==> flow/design.v <==
module ofdm_demodulation (
  input  logic               clk,
  input  logic               reset,
  input  logic        [1:0]  qam_type,
  output logic        [5:0]  qam_symbol,
  output logic               qam_symbol_valid,
  input  logic signed [15:0] qam_inphase_i,
  input  logic signed [15:0] qam_quadrat_i,
  input  logic               qam_mod_valid
);
  localparam int QAM_MAX = 1024;
  logic unsigned [14:0] qam_inphase;
  logic unsigned [14:0] qam_quadrat;
  assign qam_inphase = unsigned'(qam_inphase_i);
  assign qam_quadrat = unsigned'(qam_quadrat_i);
  always_ff @(posedge clk) begin
    unique case(qam_type[1:0])
      2'b00 : begin  
        qam_symbol[0] <= ~qam_inphase_i[15];
        qam_symbol[1] <= 1'b0;
        qam_symbol[2] <= 1'b0;
        qam_symbol[3] <= 1'b0;
        qam_symbol[4] <= 1'b0;
        qam_symbol[5] <= 1'b0;
      end
      2'b01 : begin  
        qam_symbol[0] <= ~qam_inphase_i[15];
        qam_symbol[1] <= ~qam_quadrat_i[15];
        qam_symbol[2] <= 1'b0;
        qam_symbol[3] <= 1'b0;
        qam_symbol[4] <= 1'b0;
        qam_symbol[5] <= 1'b0;
      end
      2'b10 : begin  
        qam_symbol[0] <= ~qam_inphase_i[15];
        qam_symbol[1] <=  qam_inphase < (QAM_MAX*2/3);
        qam_symbol[2] <= ~qam_quadrat_i[15];
        qam_symbol[3] <=  qam_quadrat < (QAM_MAX*2/3);
        qam_symbol[4] <= 1'b0;
        qam_symbol[5] <= 1'b0;
      end
      2'b11 : begin  
        qam_symbol[0] <= ~qam_inphase_i[15];
        qam_symbol[1] <=  qam_inphase < (QAM_MAX*4/7);
        qam_symbol[2] <=  qam_inphase > (QAM_MAX*2/7) && qam_inphase < (QAM_MAX*6/7);
        qam_symbol[3] <= ~qam_quadrat_i[15];
        qam_symbol[4] <=  qam_quadrat < (QAM_MAX*4/7);
        qam_symbol[5] <=  qam_quadrat > (QAM_MAX*2/7) && qam_quadrat < (QAM_MAX*6/7);
      end
    endcase
  end
endmodule
[Tool chain data of ofdm_demodulation]
What the tools print for ofdm_demodulation, step after step.
Line numbers count from 1 in the design file above.
Operators: Yosys type, input widths -> output width; for muxes data width and select width s.
Library cell names are shortened.
Not given: --
Design
  design top: ofdm_demodulation
  clock input: clk
  standard-cell library: sky130hd
  timing corner: tt_025C_1v80

[After elaboration]
Source: Yosys, flattened and elaborated, memories not mapped. Widths are those after wreduce; folded enables and synchronous resets count as part of the registers. Registers that Yosys merges into a memory's read port (data or address) are not register bits. Print and check cells do not count. Equal cells are merged and count once.
Word-level totals
  flip-flop bits (word level): 6
  input bits: 37
  output and inout port bits: 7
  cells after elaboration: 26
Cells by class
  reduce/logical cells: 6
  multiplexer cells: 6
  $lt $le $gt $ge: 8
  equal/unequal tests: 3
  bitwise logic cells: 2
Operators by type and width (count)
  $lt 15x10->1 const B: 6
  $gt 15x9->1 const B: 2
  $pmux 1 s3: 2
  $eq 2x2->1 const B: 2
  $reduce_or 4->1: 1
  $pmux 1 s4: 1
  $pmux 1 s2: 2
  $reduce_or 3->1: 1
  $logic_and 1x1->1: 2
  $not 1->1: 2
  $eq 2x1->1 const B: 1
  $logic_not 2->1: 1
  $reduce_or 2->1: 1
  $mux 1: 1

[Depth]
Yosys ltp: most cells in a row. Word level: on the elaborated netlist, between registers, memories and ports. Mapped: between sequential cells and ports; inverters and the memories' decode and read muxes count.
Logic depth
  depth in word-level cells: 3
  ABC_AREA: 0
  mapped depth: 4
  mapped depth without buffers: 4

[Synthesis result]
Source: synth_stat.txt of the flow (Yosys; design flattened, memories mapped). It holds for the ABC_AREA given above (unset counts as 0); a run with the other value may have another netlist.
Mapped netlist
  mapped cells: 63
  buffers: 1
  flip-flop cells: 6
  mapped area: 462.9 um^2
  sequential part of the area: 120.1 um^2
Cell types
  dfxtp_1: count 6, area in all 120.115 um^2
  o31ai_1: count 5, area in all 37.536 um^2
  nor2_1: count 8, area in all 30.029 um^2
  o211ai_1: count 4, area in all 30.029 um^2
  a21oi_1: count 5, area in all 25.024 um^2
  a211oi_1: count 2, area in all 15.014 um^2
  nand2_1: count 4, area in all 15.014 um^2
  nor3_1: count 3, area in all 15.014 um^2
  a31oi_1: count 2, area in all 12.512 um^2
  nand2b_1: count 2, area in all 12.512 um^2
  or4_4: count 1, area in all 11.261 um^2
  nand3_1: count 2, area in all 10.01 um^2
  o21ai_0: count 2, area in all 10.01 um^2
  a2111oi_0: count 1, area in all 8.758 um^2
  a311oi_1: count 1, area in all 8.758 um^2
  nand4b_1: count 1, area in all 8.758 um^2
  o221ai_1: count 1, area in all 8.758 um^2
  o32ai_1: count 1, area in all 8.758 um^2
Other cell types: 11; their cells: 12.

[Worst setup path after synthesis]
Path of least setup slack by OpenSTA after synthesis, without wires, with an ideal clock, recovery checks aside; 20% of the period is set as input and as output delay. Where synthesis merged equal registers, the netlist keeps one of their names.
Timing after synthesis
  path kind: input to register
  start point: input port qam_inphase_i[11]
  end point: register qam_symbol[2]
  path delay: 1.035 ns
  buffers on the path: 0
  setup time: 0.092 ns
  required time: 1.268 ns
  arrival time: 1.215 ns
  slack: 0.052 ns
  external input delay: 0.272 ns
  period: 1.36 ns
  time at the first pin: 0.272 ns
  stages: 4
  period reached after synthesis: 1.308 ns
"path delay" is the arrival time less input delay plus setup time.
"stages" counts driving pins, that of a launching flip-flop among them; a cell with two outputs on the path counts twice.
"period reached after synthesis" = period - worst setup slack (recovery checks aside). The figure is calculated, with input and output delays left at 20% of the set period.
Between the ends stands the longest chain of elaborated cells between them, by number of cells; it is not shown to be the way that was timed. Of several equally long chains one is given.
A line is the first line of the expression or statement that the cell stems from. Yosys adds cells for indexed reads and writes and turns some case tables into memories.
A register here has more assigning lines than the two given.
On the way, after synthesis
  path through: or4_4 > nor2_2 > nand3_1 > o32ai_1
  cells in the longest elaborated chain: 3
  elaborated cells between the ends (all ways): 4
  RTL lines with such cells: 2
  classes of those cells: compare (2); mux (1); reduce/logical (1)
RTL lines, path after synthesis
  start: declaration: line 7  | input  logic signed [15:0] qam_inphase_i,
  $gt 15x9->1: line 45  | qam_symbol[2] <=  qam_inphase > (QAM_MAX*2/7) && qam_inphase < (QAM_MAX*6/7);
  $logic_and 1x1->1: line 45
  $pmux 1 s3: line 17  | unique case(qam_type[1:0])
  end: assignment: line 37  | qam_symbol[2] <= ~qam_quadrat_i[15];
  end: assignment: line 45
  end: declaration: line 5  | output logic        [5:0]  qam_symbol,

[Timing after layout]
Path of least setup slack in the final report of run A (OpenROAD, finished layout, wires in). Where an end is a register, its clock arrival counts in the times.
Timing post-layout
  path kind: input to register
  start point: input port qam_inphase_i[0]
  end point: register qam_symbol[1]
  time at the first pin: 0.17 ns
  buffers on the path: 1
  setup time: 0.13 ns
  stages: 4
  slack: -0.33 ns
  required time: 0.95 ns
  arrival time: 1.28 ns
  period: 0.842 ns
  external input delay: 0.17 ns
Between the ends stands the longest chain of elaborated cells between them, by number of cells; it is not shown to be the way that was timed. Of several equally long chains one is given.
A register here has more assigning lines than the two given.
On the way, post-layout
  path through: clkdlybuf4s50_1 > o31ai_1 > a311oi_1 > o221ai_1
  cells in the longest elaborated chain: 2
  elaborated cells between the ends (all ways): 3
  RTL lines with such cells: 3
  classes of those cells: compare (2); mux (1)
RTL lines, path post-layout
  start: declaration: line 7  | input  logic signed [15:0] qam_inphase_i,
  $lt 15x10->1: line 44  | qam_symbol[1] <=  qam_inphase < (QAM_MAX*4/7);
  $pmux 1 s4: line 17  | unique case(qam_type[1:0])
  end: assignment: line 28  | qam_symbol[1] <= ~qam_quadrat_i[15];
  end: assignment: line 36  | qam_symbol[1] <=  qam_inphase < (QAM_MAX*2/3);
  end: declaration: line 5  | output logic        [5:0]  qam_symbol,

Top module ofdm_demodulation; platform sky130hd; tools Yosys and OpenROAD; 2 stored runs in no particular order. Input and output delays are each 20% of the period that was set; the output load is 0.01 pF.
"achieved clock period (ns)" is the run's clock period less its worst setup slack. It is reckoned from that one timing run; input and output delays stay at 20% of the period that was set.
"worst setup path time (ns)": the worst setup path's part of the clock period (all of it between registers, 20% less for each end at a port) less its slack. A launch clock that arrives late makes it longer, a capture clock that arrives late makes it shorter.
By "finish__power__total" is meant OpenSTA's value without simulated activity: inputs other than the clock are taken to toggle once in ten clock periods, and the tool carries that through the logic.

settings of run A
{
  "period_ns": 0.842,
  "CAP_MARGIN": 20,
  "CORE_MARGIN": 2,
  "CORE_UTILIZATION": 40,
  "SLEW_MARGIN": 20
}
report of run A
yosys chip area after synthesis (um^2): 462.9
finish__design__die__area: 1445.5
finish__design__instance__area__stdcell: 1042.2
finish__design__instance__utilization: 0.9509
finish__timing__setup__ws: -0.333
finish__timing__setup__tns: -1.221
finish__timing__hold__ws: 0.315
finish__power__total: 9.516e-04
achieved clock period (ns): 1.175
worst setup path time (ns): 1.01
worst setup path kind: input to register

settings of run B
{
  "period_ns": 0.834,
  "CORE_UTILIZATION": 33,
  "SETUP_SLACK_MARGIN": 0.17,
  "PLACE_DENSITY": 0.41,
  "CELL_PAD_IN_SITES_GLOBAL_PLACEMENT": 0,
  "GPL_TIMING_DRIVEN": 1,
  "CAP_MARGIN": 0,
  "SLEW_MARGIN": 35,
  "MAX_ROUTING_LAYER": "met5",
  "CORE_MARGIN": 2
}
report of run B
yosys chip area after synthesis (um^2): 462.9
finish__design__die__area: 1718.5
finish__design__instance__area__stdcell: 1038.5
finish__design__instance__utilization: 0.7981
finish__timing__setup__ws: -0.268
finish__timing__setup__tns: -0.785
finish__timing__hold__ws: 0.299
finish__power__total: 9.204e-04
achieved clock period (ns): 1.102
worst setup path time (ns): 0.94
worst setup path kind: input to register
