==> flow/design.v <==
module fft_complex_compute #(
  parameter DATA_WIDTH = 32
) (
  input  logic clk,
  input  logic [DATA_WIDTH-1:0] x_N,
  input  logic [DATA_WIDTH-1:0] x_M,
  input  logic [DATA_WIDTH-1:0] w_N,
  output logic [DATA_WIDTH-1:0] y_N,
  output logic [DATA_WIDTH-1:0] y_M
);
  typedef struct packed {
    logic signed [DATA_WIDTH/2-1:0] r;
    logic signed [DATA_WIDTH/2-1:0] i;
  } complex_type1;
  typedef struct packed {
    logic signed [DATA_WIDTH-1:0] r;
    logic signed [DATA_WIDTH-1:0] i;
  } complex_type2;
  complex_type1 reg_x_N;
  complex_type1 reg_x_M;
  complex_type1 reg_w_N;
  complex_type1 add_y_N;
  complex_type1 add_y_M;
  complex_type2 mul_y_N;
  complex_type2 mul_y_M;
  always_ff @(posedge clk) begin
    reg_x_N <= x_N;
    reg_x_M <= x_M;
    reg_w_N <= w_N;
  end
  always_ff @(posedge clk) begin
    mul_y_N.r <= reg_w_N.r*reg_x_M.r;
    mul_y_M.r <= reg_w_N.i*reg_x_M.i;
    mul_y_N.i <= reg_w_N.r*reg_x_M.i;
    mul_y_M.i <= reg_w_N.i*reg_x_M.r;
  end
  always_ff @(posedge clk) begin
    add_y_N.r <= reg_x_N.r + mul_y_N.r[DATA_WIDTH-3:DATA_WIDTH/2-2] - mul_y_M.r[DATA_WIDTH-3:DATA_WIDTH/2-2];
    add_y_M.r <= reg_x_N.r - mul_y_N.r[DATA_WIDTH-3:DATA_WIDTH/2-2] + mul_y_M.r[DATA_WIDTH-3:DATA_WIDTH/2-2];
    add_y_N.i <= reg_x_N.i + mul_y_N.i[DATA_WIDTH-3:DATA_WIDTH/2-2] + mul_y_M.i[DATA_WIDTH-3:DATA_WIDTH/2-2];
    add_y_M.i <= reg_x_N.i - mul_y_N.i[DATA_WIDTH-3:DATA_WIDTH/2-2] - mul_y_M.i[DATA_WIDTH-3:DATA_WIDTH/2-2];
  end
  assign y_N = {add_y_N.r,add_y_N.i};
  assign y_M = {add_y_M.r,add_y_M.i};
endmodule
# Step by step through the tools: fft_complex_compute

What the tools print for fft_complex_compute, step after step.
Line numbers count from 1 in the design file above.
Operators: Yosys type, input widths -> output width; for muxes data width and select width s.
A cell with n/a has no value.

Design top: fft_complex_compute
Clock input: clk
Cell library: sky130hd
Library corner: tt_025C_1v80

# After elaboration

Yosys after proc, flatten, opt, wreduce and memory -nomap, before mapping. Enables and synchronous resets that opt folds into registers are not counted as muxes. Memory bits, and registers merged into a memory's read port (data or address), are not among the register bits. Print and check cells are not counted. Equal cells are merged and count once.

Bits of input ports: 97
Word-level cells: 19
Output and inout bits: 64
Register bits after elaboration: 284

$add $sub $neg: 8
$mul: 4

Operator list:

| kind           | number |
| $mul 16x16->32 | 2 |
| $mul 16x16->30 | 2 |
| $add 16x16->16 | 4 |
| $sub 16x16->16 | 4 |

# Longest topological paths

Yosys ltp: most cells in a row. Word level: on the elaborated netlist, between registers, memories and ports. Mapped: between sequential cells and ports; inverters and the memories' decode and read muxes count.

Word-level depth: 2
ABC_AREA: 0
Gate-level depth with buffers: 25
Mapped depth without buffers: 23

# Synthesis result

Yosys stat after the flow's synthesis: flattened, memories mapped to cells. It holds for the ABC_AREA given above (unset counts as 0); a run with the other value may have another netlist.

Flip-flops: 223
Cell count: 4711
Buffers: 193
Chip area (Yosys): 44567.7 um2
Area of sequential cells: 4464.3 um2

Cell types:

| cell                      | number | area in all (um2) |
| sky130_fd_sc_hd__fa_1     | 1049   | 2.1E+04 |
| sky130_fd_sc_hd__inv_1    | 1254   | 4.71E+03 |
| sky130_fd_sc_hd__ha_1     | 366    | 4.58E+03 |
| sky130_fd_sc_hd__dfxtp_1  | 223    | 4.46E+03 |
| sky130_fd_sc_hd__and2_1   | 495    | 3096.72 |
| sky130_fd_sc_hd__nand2_1  | 513    | 1.93E+03 |
| sky130_fd_sc_hd__xnor2_1  | 123    | 1.08E+03 |
| sky130_fd_sc_hd__clkbuf_1 | 191    | 716.938 |
| sky130_fd_sc_hd__nor2_1   | 111    | 416.65 |
| sky130_fd_sc_hd__xor2_1   | 38     | 332.819 |
| sky130_fd_sc_hd__a21oi_1  | 48     | 240.23 |
| sky130_fd_sc_hd__nand2b_1 | 34     | 212.704 |
| sky130_fd_sc_hd__o21ai_0  | 39     | 195.187 |
| sky130_fd_sc_hd__nor3_1   | 30     | 150.144 |
| sky130_fd_sc_hd__a21o_1   | 18     | 135.13 |
| sky130_fd_sc_hd__o21a_1   | 16     | 120.115 |
| sky130_fd_sc_hd__a211oi_1 | 11     | 82.579 |
| sky130_fd_sc_hd__nand3_1  | 16     | 80.077 |

Other cell types: 49; their cells: 136.

# Timing after synthesis

Source: OpenSTA report_checks on the synthesized netlist (no wires, ideal clock, input and output delay 20% of the period each), path of least setup slack; recovery checks are left aside. Register names are those of the netlist, which keeps one name where synthesis merged equal registers.

Path kind: register to register
Start point: reg reg_x_M
End point: reg (name not given)
Setup time: 72 ps
Path slack: 1539 ps
Clock period: 7670 ps
Delay of the path: 6131 ps
Data arrival time: 6059 ps
Required time: 7598 ps
Buffers on the path: 1
Launch time at the first pin: 0 ps
Stages: 23
Synthesis period reached: 6131 ps

"delay of the path" is the arrival time less input delay plus setup time.
"stages": output pins that drive a net of the path, with the launching flip-flop's if there is one; two outputs of one cell count as two.
"synthesis period reached" is the clock period less the worst setup slack; recovery checks do not enter. This is arithmetic on one report: input and output delays are still those of the set period (20% each).
An end named without its bit number is one bit of that signal or, where synthesis recoded a state register, one of its new flip-flops.
Between the ends stands the longest chain of elaborated cells between them, by number of cells; it is not shown to be the way that was timed. Of several equally long chains one is given.
Each line given opens the expression or statement behind the cell; cells for indexed reads and writes are added by Yosys, which also makes memories of some case tables.

Cell sequence: sky130_fd_sc_hd__dfxtp_1 sky130_fd_sc_hd__clkbuf_1 sky130_fd_sc_hd__nand2_1 sky130_fd_sc_hd__fa_1 sky130_fd_sc_hd__fa_1 sky130_fd_sc_hd__fa_1 sky130_fd_sc_hd__inv_1 sky130_fd_sc_hd__fa_1 sky130_fd_sc_hd__fa_1 sky130_fd_sc_hd__inv_1 sky130_fd_sc_hd__fa_1 sky130_fd_sc_hd__inv_1 sky130_fd_sc_hd__ha_1 sky130_fd_sc_hd__a22oi_1 sky130_fd_sc_hd__nand2_1 sky130_fd_sc_hd__a41o_1 sky130_fd_sc_hd__a31o_1 sky130_fd_sc_hd__a211o_1 sky130_fd_sc_hd__a21o_1 sky130_fd_sc_hd__a41o_1 sky130_fd_sc_hd__or3_4 sky130_fd_sc_hd__a31oi_4 sky130_fd_sc_hd__xnor2_1
Cells in the longest elaborated chain: 1
Elaborated cells between the ends (all ways): 1
Source lines of those cells: 1
Those cells by class: mul (1)

Ends and longest elaborated chain, after synthesis:

| what           | line | source |
| from (decl)    | 20   | `complex_type1 reg_x_M;` |
| from (assign)  | 28   | `reg_x_M <= x_M;` |
| $mul 16x16->32 | 34   | `mul_y_N.i <= reg_w_N.r*reg_x_M.i;` |

# Path in the finished layout

Path of least setup slack in the final report of flow run 1 (OpenROAD, finished layout, wires in). Where an end is a register, its clock arrival counts in the times.
The path's times are printed in steps of 10 ps; the period is the one set.

Path kind: register to register
Start point: reg reg_x_M
End point: reg (name not given)
Data arrival time: 8550 ps
Setup time: 120 ps
Path slack: 1600 ps
Required time: 10140 ps
Stages: 23
Buffers on the path: 1
Clock period: 9600 ps
Launch time at the first pin: 610 ps

An end named without its bit number is one bit of that signal or, where synthesis recoded a state register, one of its new flip-flops.
Between the ends stands the longest chain of elaborated cells between them, by number of cells; it is not shown to be the way that was timed. Of several equally long chains one is given.

Cell sequence: sky130_fd_sc_hd__dfxtp_1 sky130_fd_sc_hd__buf_4 sky130_fd_sc_hd__nand2_1 sky130_fd_sc_hd__fa_1 sky130_fd_sc_hd__fa_1 sky130_fd_sc_hd__fa_1 sky130_fd_sc_hd__inv_1 sky130_fd_sc_hd__fa_1 sky130_fd_sc_hd__fa_1 sky130_fd_sc_hd__inv_1 sky130_fd_sc_hd__fa_1 sky130_fd_sc_hd__inv_1 sky130_fd_sc_hd__ha_1 sky130_fd_sc_hd__o21ai_0 sky130_fd_sc_hd__a221oi_1 sky130_fd_sc_hd__nand3_1 sky130_fd_sc_hd__o21ai_1 sky130_fd_sc_hd__a31o_2 sky130_fd_sc_hd__o311ai_1 sky130_fd_sc_hd__a311oi_1 sky130_fd_sc_hd__o21a_1 sky130_fd_sc_hd__nor2_1 sky130_fd_sc_hd__xnor2_1
Cells in the longest elaborated chain: 1
Elaborated cells between the ends (all ways): 1
Source lines of those cells: 1
Those cells by class: mul (1)

Ends and longest elaborated chain, after layout:

| what           | line | source |
| from (decl)    | 20   | `complex_type1 reg_x_M;` |
| from (assign)  | 28   | `reg_x_M <= x_M;` |
| $mul 16x16->32 | 35   | `mul_y_M.i <= reg_w_N.i*reg_x_M.r;` |

==> runs of fft_complex_compute <==
fft_complex_compute through Yosys and OpenROAD on sky130hd: 2 stored runs, unordered, with their settings and measured results. The constraints put input and output delay at 20% of the set period each and load the outputs with 0.01 pF.
"clock period achieved" means the clock period less the worst setup slack. The figure is calculated, with input and output delays left at 20% of the set period.
"time used up by the worst setup path" means the part of the period allowed to the worst setup path (the constraints hold back 20% at inputs and 20% at outputs) less its slack; where the path has registers, the arrival times of their clocks count too.
"time used up by the worst setup path" is known to 10 ps.

## Flow run 1

==> flow/run.sh <==
#!/bin/bash
# the make line also repeats the synthesis and layout settings of config.mk as NAME=value (left out here)
make -C /OpenROAD-flow-scripts/flow DESIGN_CONFIG=/design/flow/config.mk WORK_HOME=/design/flow/orfs CLKGATE_MAP_FILE= finish
==> flow/config.mk <==
export PLATFORM = sky130hd
export DESIGN_NAME = fft_complex_compute
export DESIGN_NICKNAME = fft_complex_compute
export VERILOG_FILES = /design/flow/design.v
export SDC_FILE = /design/flow/constraint.sdc
export NUM_CORES = 4
export LEC_CHECK = 0
export CAP_MARGIN = 20
export CELL_PAD_IN_SITES_DETAIL_PLACEMENT = 2
export CORE_ASPECT_RATIO = 1.03
export CORE_MARGIN = 8
export CORE_UTILIZATION = 35
export CTS_CLUSTER_DIAMETER = 274
export MAX_ROUTING_LAYER = met5
export MIN_ROUTING_LAYER = met1
export SETUP_SLACK_MARGIN = -0.67
export SLEW_MARGIN = 40
==> flow/constraint.sdc <==
create_clock -name core_clock -period 9.6 [get_ports {clk}]
set_input_delay 1.9200 -clock core_clock [delete_from_list [all_inputs] [get_ports {clk}]]
set_output_delay 1.9200 -clock core_clock [all_outputs]
set_load 0.01 [all_outputs]

| result of flow run 1 | value |
|---|---|
| time used up by the worst setup path | 8000 ps |
| type of the worst setup path | register to register |
| utilization after routing | 38.7% |
| clock period achieved | 8004 ps |
| final setup TNS | 0 ps |
| std-cell area (final layout) | 49174.7 um2 |
| full die area | 139012.0 um2 |
| Yosys chip area after synthesis | 44567.7 um2 |
| setup slack of the worst path | 1596 ps |
| lowest hold slack | 480 ps |

## Flow run 2

==> flow/run.sh <==
#!/bin/bash
# the make line also repeats the synthesis and layout settings of config.mk as NAME=value (left out here)
make -C /OpenROAD-flow-scripts/flow DESIGN_CONFIG=/design/flow/config.mk WORK_HOME=/design/flow/orfs CLKGATE_MAP_FILE= finish
==> flow/config.mk <==
export PLATFORM = sky130hd
export DESIGN_NAME = fft_complex_compute
export DESIGN_NICKNAME = fft_complex_compute
export VERILOG_FILES = /design/flow/design.v
export SDC_FILE = /design/flow/constraint.sdc
export NUM_CORES = 4
export LEC_CHECK = 0
export CAP_MARGIN = 20
export CELL_PAD_IN_SITES_DETAIL_PLACEMENT = 0
export CORE_MARGIN = 8
export CORE_UTILIZATION = 31
export CTS_CLUSTER_SIZE = 38
export GPL_ROUTABILITY_DRIVEN = 1
export GPL_TIMING_DRIVEN = 0
export PLACE_DENSITY_LB_ADDON = 0.08
export SLEW_MARGIN = 20
export TNS_END_PERCENT = 75
==> flow/constraint.sdc <==
create_clock -name core_clock -period 8.77 [get_ports {clk}]
set_input_delay 1.7540 -clock core_clock [delete_from_list [all_inputs] [get_ports {clk}]]
set_output_delay 1.7540 -clock core_clock [all_outputs]
set_load 0.01 [all_outputs]

| result of flow run 2 | value |
|---|---|
| time used up by the worst setup path | 7940 ps |
| type of the worst setup path | register to register |
| utilization after routing | 34.7% |
| clock period achieved | 7936 ps |
| final setup TNS | 0 ps |
| std-cell area (final layout) | 49636.4 um2 |
| full die area | 156155.0 um2 |
| Yosys chip area after synthesis | 44567.7 um2 |
| setup slack of the worst path | 834 ps |
| lowest hold slack | 467 ps |
