==> flow/design.v <==
module fft_compute #(
  parameter DATA_WIDTH = 16
) (
  input  logic clk,
  input  logic [DATA_WIDTH-1:0] x_N,
  input  logic [DATA_WIDTH-1:0] x_M,
  input  logic [DATA_WIDTH-1:0] w_N,
  output logic [DATA_WIDTH-1:0] y_N,
  output logic [DATA_WIDTH-1:0] y_M
);
  logic [1*DATA_WIDTH-1:0] reg_x_N;
  logic [1*DATA_WIDTH-1:0] reg_x_M;
  logic [1*DATA_WIDTH-1:0] reg_w_N;
  logic [2*DATA_WIDTH-1:0] mul_y_N;
  logic [2*DATA_WIDTH-1:0] mul_y_M;
  always_ff @(posedge clk) begin
    reg_x_N <= x_N;
    reg_x_M <= x_M;
    reg_w_N <= w_N;
  end
  always_ff @(posedge clk) begin
    mul_y_N <= {{DATA_WIDTH{reg_x_N[DATA_WIDTH-1]}},reg_x_N} + reg_w_N*reg_x_M;
    mul_y_M <= {{DATA_WIDTH{reg_x_N[DATA_WIDTH-1]}},reg_x_N} - reg_w_N*reg_x_M;
  end
  assign y_N = mul_y_N[2*DATA_WIDTH-1:DATA_WIDTH] ^ mul_y_N[DATA_WIDTH-1:0];
  assign y_M = mul_y_M[2*DATA_WIDTH-1:DATA_WIDTH] ^ mul_y_M[DATA_WIDTH-1:0];
endmodule
---- Tool chain data of fft_compute ----
What the tools print for fft_compute, step after step.
Lines are those of the file above, counted from 1.
Operators carry their Yosys type and port widths (W data, S select, Z words).
Library cell names are shortened.
The mark n/a stands for no value.
design
  top module .............................. fft_compute
  clock ................................... clk
  standard-cell library ................... sky130hd
  timing corner ........................... tt_025C_1v80

---- Elaborated design ----
Counts by Yosys on the flattened word-level netlist (proc, flatten, opt, wreduce; memories kept). Register bits leave out memories and registers merged into their read ports (data or address); mux counts leave out enables and synchronous resets folded into registers. Print and check cells are left out. Cells with the same type and inputs are merged into one.
operators by class
  $add $sub $neg .......................... 2
  bitwise operators ....................... 2
  multiply operators ...................... 1
operators by type and width
  operator          count
  $mul A16 B16 Y32  1
  $xor A16 B16 Y16  2
  $add A32 B32 Y32  1
  $sub A32 B32 Y32  1
word-level totals
  register bits after elaboration ......... 112
  input port bits ......................... 49
  elaborated cells ........................ 10
  output and inout bits ................... 32

---- Logic depth ----
Longest topological path by Yosys (ltp), each cell counted once; first at word level (registers and memories cut), then after technology mapping (sequential cells cut; the memories' decode and read muxes count).
depth
  depth after elaboration ................. 2
  ABC_AREA ................................ 0
  depth in mapped cells ................... 34
  mapped depth without buffers ............ 32

---- Synthesis result ----
Yosys stat after the flow's synthesis: flattened, memories mapped to cells. It holds for the ABC_AREA given above (unset counts as 0); a run with the other value may have another netlist.
synthesis totals
  chip area (Yosys) ....................... 14266.2 µm²
  flip-flops .............................. 111
  sequential area ......................... 2222.1 µm²
  standard cells after synthesis .......... 1580
  buffer cells ............................ 51
cells by type
  cell type  count  area in all (µm²)
  fa_1       196    3.92E+03
  dfxtp_1    111    2.22E+03
  ha_1       175    2189.6
  inv_1      286    1073.53
  and2_1     118    738.208
  nand2_1    162    608.083
  xnor2_1    65     569.296
  xor2_1     54     472.954
  a21oi_1    71     355.341
  nor2_1     59     221.462
  a21o_1     26     195.187
  o21ai_0    35     175.168
  clkbuf_1   41     153.898
  o21a_1     17     127.622
  o21bai_1   15     112.608
  nand2b_1   14     87.584
  a211oi_1   10     75.072
  nor3_1     12     60.058
Other cell types: 51; their cells: 113.

---- Timing after synthesis ----
Source: OpenSTA report_checks on the synthesized netlist (no wires, ideal clock, input and output delay 20% of the period each), path of least setup slack; recovery checks are left aside. Register names are those of the netlist, which keeps one name where synthesis merged equal registers.
path after synthesis
  kind .................................... reg-to-reg
  start point ............................. register reg_x_M[7]
  end point ............................... register mul_y_M[30]
  stages on the path ...................... 32
  setup time .............................. 0.062 ns
  arrival ................................. 7.644 ns
  required time ........................... 11.138 ns
  path slack .............................. 3.494 ns
  time at the first pin ................... 0.000 ns
  path buffers ............................ 2
  period .................................. 11.2 ns
  path delay .............................. 7.706 ns
  period reached after synthesis .......... 7.706 ns
"path delay" is the arrival time less input delay plus setup time.
"stages on the path" counts driving pins, that of a launching flip-flop among them; a cell with two outputs on the path counts twice.
"period reached after synthesis" is the clock period less the worst setup slack; recovery checks do not enter. This is arithmetic on one report: input and output delays are still those of the set period (20% each).
The rows between start and end are the longest chain of elaborated cells between them; the timing report does not say that the signal goes this way. Where chains are equally long, one stands for them.
Each line given opens the expression or statement behind the cell; cells for indexed reads and writes are added by Yosys, which also makes memories of some case tables.
on the way, after synthesis
  cell sequence ........................... dfxtp_1 clkbuf_1 nand2_1 fa_1 inv_1 fa_1 inv_1 fa_1 inv_1 fa_1 fa_1 inv_1 fa_1 inv_1 ha_1 and3_1 nand3_1 a211oi_1 o21bai_1 o21ba_2 nand2b_1 o21ai_0 a21o_1 xor2_1 ha_1 clkbuf_1 or3_1 nor3b_1 a2111oi_4 o31ai_4 or4b_1 nand3_1
  cells in the longest elaborated chain ... 2
  elaborated cells on any way between the ends .. 2
  classes of those cells .................. add/sub (1); mul (1)
ends and longest elaborated chain, after synthesis
  element             line  source
  start: declaration  12    logic [1*DATA_WIDTH-1:0] reg_x_M;
  start: assignment   18    reg_x_M <= x_M;
  $mul A16 B16 Y32    23    mul_y_M <= {{DATA_WIDTH{reg_x_N[DATA_WIDTH-1]}},reg_x_N} - reg_w_N*reg_x_M;
  $sub A32 B32 Y32    23
  end: assignment     23
  end: declaration    15    logic [2*DATA_WIDTH-1:0] mul_y_M;

---- Worst path after layout ----
From the final timing report of run 1: the path of least setup slack in the routed layout; clock arrival at registers is part of the times.
path post-layout
  kind .................................... reg-to-reg
  start point ............................. register reg_w_N[10]
  end point ............................... register mul_y_M[30]
  required time ........................... 13.82 ns
  stages on the path ...................... 30
  period .................................. 13.5 ns
  time at the first pin ................... 0.38 ns
  path buffers ............................ 2
  path slack .............................. 4.26 ns
  setup time .............................. 0.05 ns
  arrival ................................. 9.56 ns
The rows between start and end are the longest chain of elaborated cells between them; the timing report does not say that the signal goes this way. Where chains are equally long, one stands for them.
on the way, post-layout
  cell sequence ........................... dfxtp_1 clkbuf_1 nand2_1 fa_1 fa_1 fa_1 fa_1 inv_1 fa_1 inv_1 fa_1 inv_1 ha_1 and3_1 nand3_1 a211oi_1 o21bai_1 o21ba_2 nand2b_1 o21ai_0 a21o_1 xor2_1 ha_1 clkbuf_1 or3_1 nor3b_1 a2111oi_4 o31ai_4 or4b_1 nand3_1
  cells in the longest elaborated chain ... 2
  elaborated cells on any way between the ends .. 2
  classes of those cells .................. add/sub (1); mul (1)
ends and longest elaborated chain, post-layout
  element             line  source
  start: declaration  13    logic [1*DATA_WIDTH-1:0] reg_w_N;
  start: assignment   19    reg_w_N <= w_N;
  $mul A16 B16 Y32    23    mul_y_M <= {{DATA_WIDTH{reg_x_N[DATA_WIDTH-1]}},reg_x_N} - reg_w_N*reg_x_M;
  $sub A32 B32 Y32    23
  end: assignment     23
  end: declaration    15    logic [2*DATA_WIDTH-1:0] mul_y_M;

Data sheet: physical implementation of fft_compute

Module fft_compute, platform sky130hd: 2 stored runs of the flow (Yosys, OpenROAD) with differing settings, in no particular order. Input and output delays are each 20% of the period that was set; the output load is 0.01 pF.
"worst setup path time (ns)" means the part of the period allowed to the worst setup path (the constraints hold back 20% at inputs and 20% at outputs) less its slack; where the path has registers, the arrival times of their clocks count too.

Flow files of run 1
==> flow/run.sh <==
#!/bin/bash
# the make line also repeats the synthesis and layout settings of config.mk as NAME=value (left out here)
make -C /OpenROAD-flow-scripts/flow DESIGN_CONFIG=/design/flow/config.mk WORK_HOME=/design/flow/orfs CLKGATE_MAP_FILE= finish
==> flow/config.mk <==
export PLATFORM = sky130hd
export DESIGN_NAME = fft_compute
export DESIGN_NICKNAME = fft_compute
export VERILOG_FILES = /design/flow/design.v
export SDC_FILE = /design/flow/constraint.sdc
export NUM_CORES = 4
export LEC_CHECK = 0
export CAP_MARGIN = 0
export CELL_PAD_IN_SITES_GLOBAL_PLACEMENT = 1
export CORE_ASPECT_RATIO = 1.73
export CORE_MARGIN = 9
export CORE_UTILIZATION = 51
export CTS_CLUSTER_SIZE = 92
export GPL_ROUTABILITY_DRIVEN = 1
export GPL_TIMING_DRIVEN = 0
export MAX_ROUTING_LAYER = met4
export PLACE_DENSITY = 0.54
export SETUP_SLACK_MARGIN = 0.3
export SLEW_MARGIN = 20
export TNS_END_PERCENT = 35
==> flow/constraint.sdc <==
create_clock -name core_clock -period 13.5 [get_ports {clk}]
set_input_delay 2.7000 -clock core_clock [delete_from_list [all_inputs] [get_ports {clk}]]
set_output_delay 2.7000 -clock core_clock [all_outputs]
set_load 0.01 [all_outputs]

report of run 1
yosys chip area after synthesis (um^2): 14266.2
finish__design__die__area: 34545.9
finish__design__instance__utilization: 0.5742
finish__timing__setup__ws: 4.256
finish__timing__hold__ws: 0.569
worst setup path time (ns): 9.24
worst setup path kind: reg-to-reg

Flow files of run 2
==> flow/run.sh <==
#!/bin/bash
# the make line also repeats the synthesis and layout settings of config.mk as NAME=value (left out here)
make -C /OpenROAD-flow-scripts/flow DESIGN_CONFIG=/design/flow/config.mk WORK_HOME=/design/flow/orfs CLKGATE_MAP_FILE= finish
==> flow/config.mk <==
export PLATFORM = sky130hd
export DESIGN_NAME = fft_compute
export DESIGN_NICKNAME = fft_compute
export VERILOG_FILES = /design/flow/design.v
export SDC_FILE = /design/flow/constraint.sdc
export NUM_CORES = 4
export LEC_CHECK = 0
export ABC_AREA = 1
export CAP_MARGIN = 20
export CELL_PAD_IN_SITES_DETAIL_PLACEMENT = 1
export CORE_ASPECT_RATIO = 1.38
export CORE_MARGIN = 10
export CORE_UTILIZATION = 22
export GPL_ROUTABILITY_DRIVEN = 0
export GPL_TIMING_DRIVEN = 0
export MIN_ROUTING_LAYER = met1
export PLACE_DENSITY_LB_ADDON = 0.28
export SETUP_SLACK_MARGIN = 2.32
export SLEW_MARGIN = 20
==> flow/constraint.sdc <==
create_clock -name core_clock -period 12.0 [get_ports {clk}]
set_input_delay 2.4000 -clock core_clock [delete_from_list [all_inputs] [get_ports {clk}]]
set_output_delay 2.4000 -clock core_clock [all_outputs]
set_load 0.01 [all_outputs]

report of run 2
yosys chip area after synthesis (um^2): 16005.4
finish__design__die__area: 84080.7
finish__design__instance__utilization: 0.2539
finish__timing__setup__ws: 3.787
finish__timing__hold__ws: 0.599
worst setup path time (ns): 8.21
worst setup path kind: reg-to-reg
